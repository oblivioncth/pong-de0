==> flow/design.v <==
module safeinput (inp,clk3,safe); 
	input inp,clk3; 
	output reg safe; 
reg [63:0] zed; 
always@(posedge clk3)
	begin 
		if (inp==1 & zed==0)
			begin 
				safe <= 1; 
				zed <= zed +1; 
			end 
		else 
			begin 
				if (zed>0) 
					begin safe <=0; 
						if (zed<62500001) zed<=zed+1; 
						else zed<=0; 
					end 
			end 
	end 
endmodule
Reports on safeinput
The steps from the RTL of safeinput to its reports follow in flow order. Lines are those of the file above, counted from 1. Library cell names are shortened. The mark - stands for no value.

Top module: safeinput. Clock: clk3. Standard-cell library: sky130hd. Timing corner: tt_025C_1v80.

Word level
Yosys after proc, flatten, opt, wreduce and memory -nomap, before mapping. Memory bits, and registers merged into a memory's read port (data or address), are not among the register bits. Print and check cells are not counted. Equal cells are merged and count once.

Under register bits after elaboration stands 65. The entry for input port bits reads 2. For output and inout port bits the number is 1. Under elaborated cells stands 11.

Under add/subtract/negate cells stands 1. For magnitude comparators the number is 2. For multiplexer cells the number is 3. For bitwise logic cells the number is 1. The entry for reductions and logical operators reads 2.

Operators with widths (number): two-way mux 64 bit (3); adder 64 x 1 -> 64 bit with constant B (1); > comparator 64 x 1 -> 1 bit with constant B (1); < comparator 64 x 26 -> 1 bit with constant B (1); logical NOT 64 bit (1); nonzero test 2 bit (1); bitwise AND 1 bit (1).

Logic depth
Longest topological path by Yosys (ltp), each cell counted once; first at word level (registers and memories cut), then after technology mapping (sequential cells cut; the memories' decode and read muxes count).

For word-level depth the number is 4. Under ABC_AREA stands 0. Under gate-level depth with buffers stands 7. The entry for gate-level depth less buffers reads 6.

Netlist
The flow's flattened synthesis, as Yosys stat reports it; memories are mapped. The netlist is that of the ABC_AREA named above (0 if unset); the other value can give another one.

Cells in the netlist: 214. Under chip area (Yosys) stands 2974.1 um^2. For area of sequential cells the number is 1941.9 um^2. The entry for flip-flops reads 65. For buffers the number is 11.

Cells by type: edfxtp_1 (number 64, area in all 1.92E+03 um^2); xor2_1 (number 10, area in all 87.584 um^2); nor3_1 (number 15, area in all 75.072 um^2); nor4_1 (number 12, area in all 75.072 um^2); a211oi_1 (number 8, area in all 60.058 um^2); or4_1 (number 8, area in all 60.058 um^2); nand4_1 (number 9, area in all 56.304 um^2); and4_1 (number 6, area in all 52.55 um^2); buf_6 (number 4, area in all 45.043 um^2); nand3_1 (number 8, area in all 40.038 um^2); o31ai_1 (number 5, area in all 37.536 um^2); or3_1 (number 6, area in all 37.536 um^2); o21ai_0 (number 7, area in all 35.034 um^2); nand2_1 (number 9, area in all 33.782 um^2); and3_1 (number 5, area in all 31.28 um^2); a2111oi_4 (number 1, area in all 27.526 um^2); xnor2_1 (number 3, area in all 26.275 um^2); a211oi_2 (number 2, area in all 25.024 um^2).

Other cell types: 19; their cells: 32.

Path before layout
Path of least setup slack by OpenSTA after synthesis, without wires, with an ideal clock, recovery checks aside; 20% of the period is set as input and as output delay. Where synthesis merged equal registers, the netlist keeps one of their names.

Kind: register to register. Start: register zed[0]. End: register zed[0]. The entry for period reads 5.51 ns. The figure for library setup time is 0.553 ns. Under launch time at the first pin stands 0.000 ns. The entry for arrival reads 2.607 ns. For data required time the number is 4.957 ns. Under slack stands 2.351 ns. Path delay: 3.160 ns. The figure for driving pins on the path is 7. Buffers on the path: 0. For period reached after synthesis the number is 3.159 ns.

"path delay" is the arrival time less input delay plus setup time. "driving pins on the path" counts driving pins, that of a launching flip-flop among them; a cell with two outputs on the path counts twice. "period reached after synthesis" is the clock period less the worst setup slack; recovery checks do not enter. This is arithmetic on one report: input and output delays are still those of the set period (20% each). Between the ends stands the longest chain of elaborated cells between them, by number of cells; it is not shown to be the way that was timed. Of several equally long chains one is given. Each line given opens the expression or statement behind the cell; cells for indexed reads and writes are added by Yosys, which also makes memories of some case tables. At most two assigning lines are given for a register; there are more. The path ends at the enable pin of a flip-flop; only ways to that pin are counted.

Path through: edfxtp_1 -> inv_1 -> ha_1 -> nor4b_2 -> nand4_1 -> or4_1 -> or4_1. The figure for length of the longest elaborated chain is 3. The figure for elaborated cells between the ends (all ways) is 4. Under source lines of those cells stands 2. Classes of those cells: 1 x compare; 1 x logic; 2 x reduce/logical.

Ends and longest elaborated chain, post-synthesis: start: declaration (RTL line 4) `reg [63:0] zed;`; start: assignment (RTL line 10) `zed <= zed +1;`; start: assignment (RTL line 16) `if (zed<62500001) zed<=zed+1;`; logical NOT 64 bit (RTL line 7) `if (inp==1 & zed==0)`; bitwise AND 1 bit (RTL line 7); nonzero test 2 bit; end: assignment (RTL line 10); end: assignment (RTL line 16); end: declaration (RTL line 4).

Path in the finished layout
Path of least setup slack in the final report of entry A (OpenROAD, finished layout, wires in). Where an end is a register, its clock arrival counts in the times.

Kind: register to register. Start: register zed[0]. End: register zed[58]. The entry for period reads 5.74 ns. The figure for library setup time is 0.29 ns. Under launch time at the first pin stands 0.33 ns. The entry for arrival reads 3.35 ns. For data required time the number is 5.78 ns. Under slack stands 2.43 ns. The figure for driving pins on the path is 8. Buffers on the path: 1.

Between the ends stands the longest chain of elaborated cells between them, by number of cells; it is not shown to be the way that was timed. Of several equally long chains one is given. At most two assigning lines are given for a register; there are more. The path ends at the enable pin of a flip-flop; only ways to that pin are counted.

Path through: edfxtp_1 -> inv_1 -> ha_1 -> nor4b_2 -> nand4_1 -> or4_1 -> or4_2 -> buf_4. The figure for length of the longest elaborated chain is 3. The figure for elaborated cells between the ends (all ways) is 4. Under source lines of those cells stands 2. Classes of those cells: 1 x compare; 1 x logic; 2 x reduce/logical.

Ends and longest elaborated chain, post-layout: start: declaration (RTL line 4) `reg [63:0] zed;`; start: assignment (RTL line 10) `zed <= zed +1;`; start: assignment (RTL line 16) `if (zed<62500001) zed<=zed+1;`; logical NOT 64 bit (RTL line 7) `if (inp==1 & zed==0)`; bitwise AND 1 bit (RTL line 7); nonzero test 2 bit; end: assignment (RTL line 10); end: assignment (RTL line 16); end: declaration (RTL line 4).

Ticket comment

Flow measurements of safeinput on sky130hd: 2 stored runs with different settings, listed in no order. Input and output delays are each 20% of the period that was set; the output load is 0.01 pF. "achieved clock period" means the clock period less the worst setup slack. The figure is calculated, with input and output delays left at 20% of the set period. By "critical setup path time" is meant the share of the clock period that the worst setup path is allowed (20% is reserved at inputs, 20% at outputs), minus its slack. Clock arrival times at its registers enter into it. "total power of the final layout": no workload was simulated; the value follows from the tool's default switching activity.

Files of entry A:
==> flow/run.sh <==
#!/bin/bash
# the make line also repeats the synthesis and layout settings of config.mk as NAME=value (left out here)
make -C /OpenROAD-flow-scripts/flow DESIGN_CONFIG=/design/flow/config.mk WORK_HOME=/design/flow/orfs CLKGATE_MAP_FILE= finish
==> flow/config.mk <==
export PLATFORM = sky130hd
export DESIGN_NAME = safeinput
export DESIGN_NICKNAME = safeinput
export VERILOG_FILES = /design/flow/design.v
export SDC_FILE = /design/flow/constraint.sdc
export NUM_CORES = 4
export LEC_CHECK = 0
export ABC_AREA = 0
export CAP_MARGIN = 20
export CELL_PAD_IN_SITES_DETAIL_PLACEMENT = 1
export CELL_PAD_IN_SITES_GLOBAL_PLACEMENT = 2
export CORE_MARGIN = 6
export CORE_UTILIZATION = 37
export CTS_CLUSTER_SIZE = 77
export GPL_TIMING_DRIVEN = 1
export MIN_ROUTING_LAYER = met1
export PLACE_DENSITY_LB_ADDON = 0.17
export SETUP_SLACK_MARGIN = -0.48
export SLEW_MARGIN = 10
==> flow/constraint.sdc <==
create_clock -name core_clock -period 5.74 [get_ports {clk3}]
set_input_delay 1.1480 -clock core_clock [delete_from_list [all_inputs] [get_ports {clk3}]]
set_output_delay 1.1480 -clock core_clock [all_outputs]
set_load 0.01 [all_outputs]

Results of entry A. For the total negative slack on setup checks the run shows 0.000 ns. The die size stands at 10333.7 um^2. For the setup slack of the worst path the run shows 2.434 ns. The measured total power of the final layout is 0.0009368 W. The achieved clock period stands at 3.306 ns. The post-layout utilization is 44.1%. The mapped cell area after synthesis is 2974.1 um^2. The critical setup path time is 3.31 ns. Critical path kind: register to register.

Files of entry B:
==> flow/run.sh <==
#!/bin/bash
# the make line also repeats the synthesis and layout settings of config.mk as NAME=value (left out here)
make -C /OpenROAD-flow-scripts/flow DESIGN_CONFIG=/design/flow/config.mk WORK_HOME=/design/flow/orfs CLKGATE_MAP_FILE= finish
==> flow/config.mk <==
export PLATFORM = sky130hd
export DESIGN_NAME = safeinput
export DESIGN_NICKNAME = safeinput
export VERILOG_FILES = /design/flow/design.v
export SDC_FILE = /design/flow/constraint.sdc
export NUM_CORES = 4
export LEC_CHECK = 0
export ABC_AREA = 0
export CAP_MARGIN = 20
export CELL_PAD_IN_SITES_GLOBAL_PLACEMENT = 3
export CORE_ASPECT_RATIO = 0.82
export CORE_MARGIN = 2
export CORE_UTILIZATION = 30
export CTS_CLUSTER_DIAMETER = 325
export CTS_CLUSTER_SIZE = 16
export GPL_ROUTABILITY_DRIVEN = 0
export PLACE_DENSITY_LB_ADDON = 0.18
export SETUP_SLACK_MARGIN = 0.11
export SLEW_MARGIN = 0
export TNS_END_PERCENT = 100
==> flow/constraint.sdc <==
create_clock -name core_clock -period 2.52 [get_ports {clk3}]
set_input_delay 0.5040 -clock core_clock [delete_from_list [all_inputs] [get_ports {clk3}]]
set_output_delay 0.5040 -clock core_clock [all_outputs]
set_load 0.01 [all_outputs]

Results of entry B. The measured total power of the final layout is 0.002527 W. For the setup slack of the worst path the run shows 0.091 ns. The achieved clock period stands at 2.429 ns. The mapped cell area after synthesis is 2974.1 um^2. The critical setup path time is 2.43 ns. Critical path kind: register to register. The die size stands at 10730.0 um^2. For the total negative slack on setup checks the run shows 0.000 ns. The post-layout utilization is 39.2%.
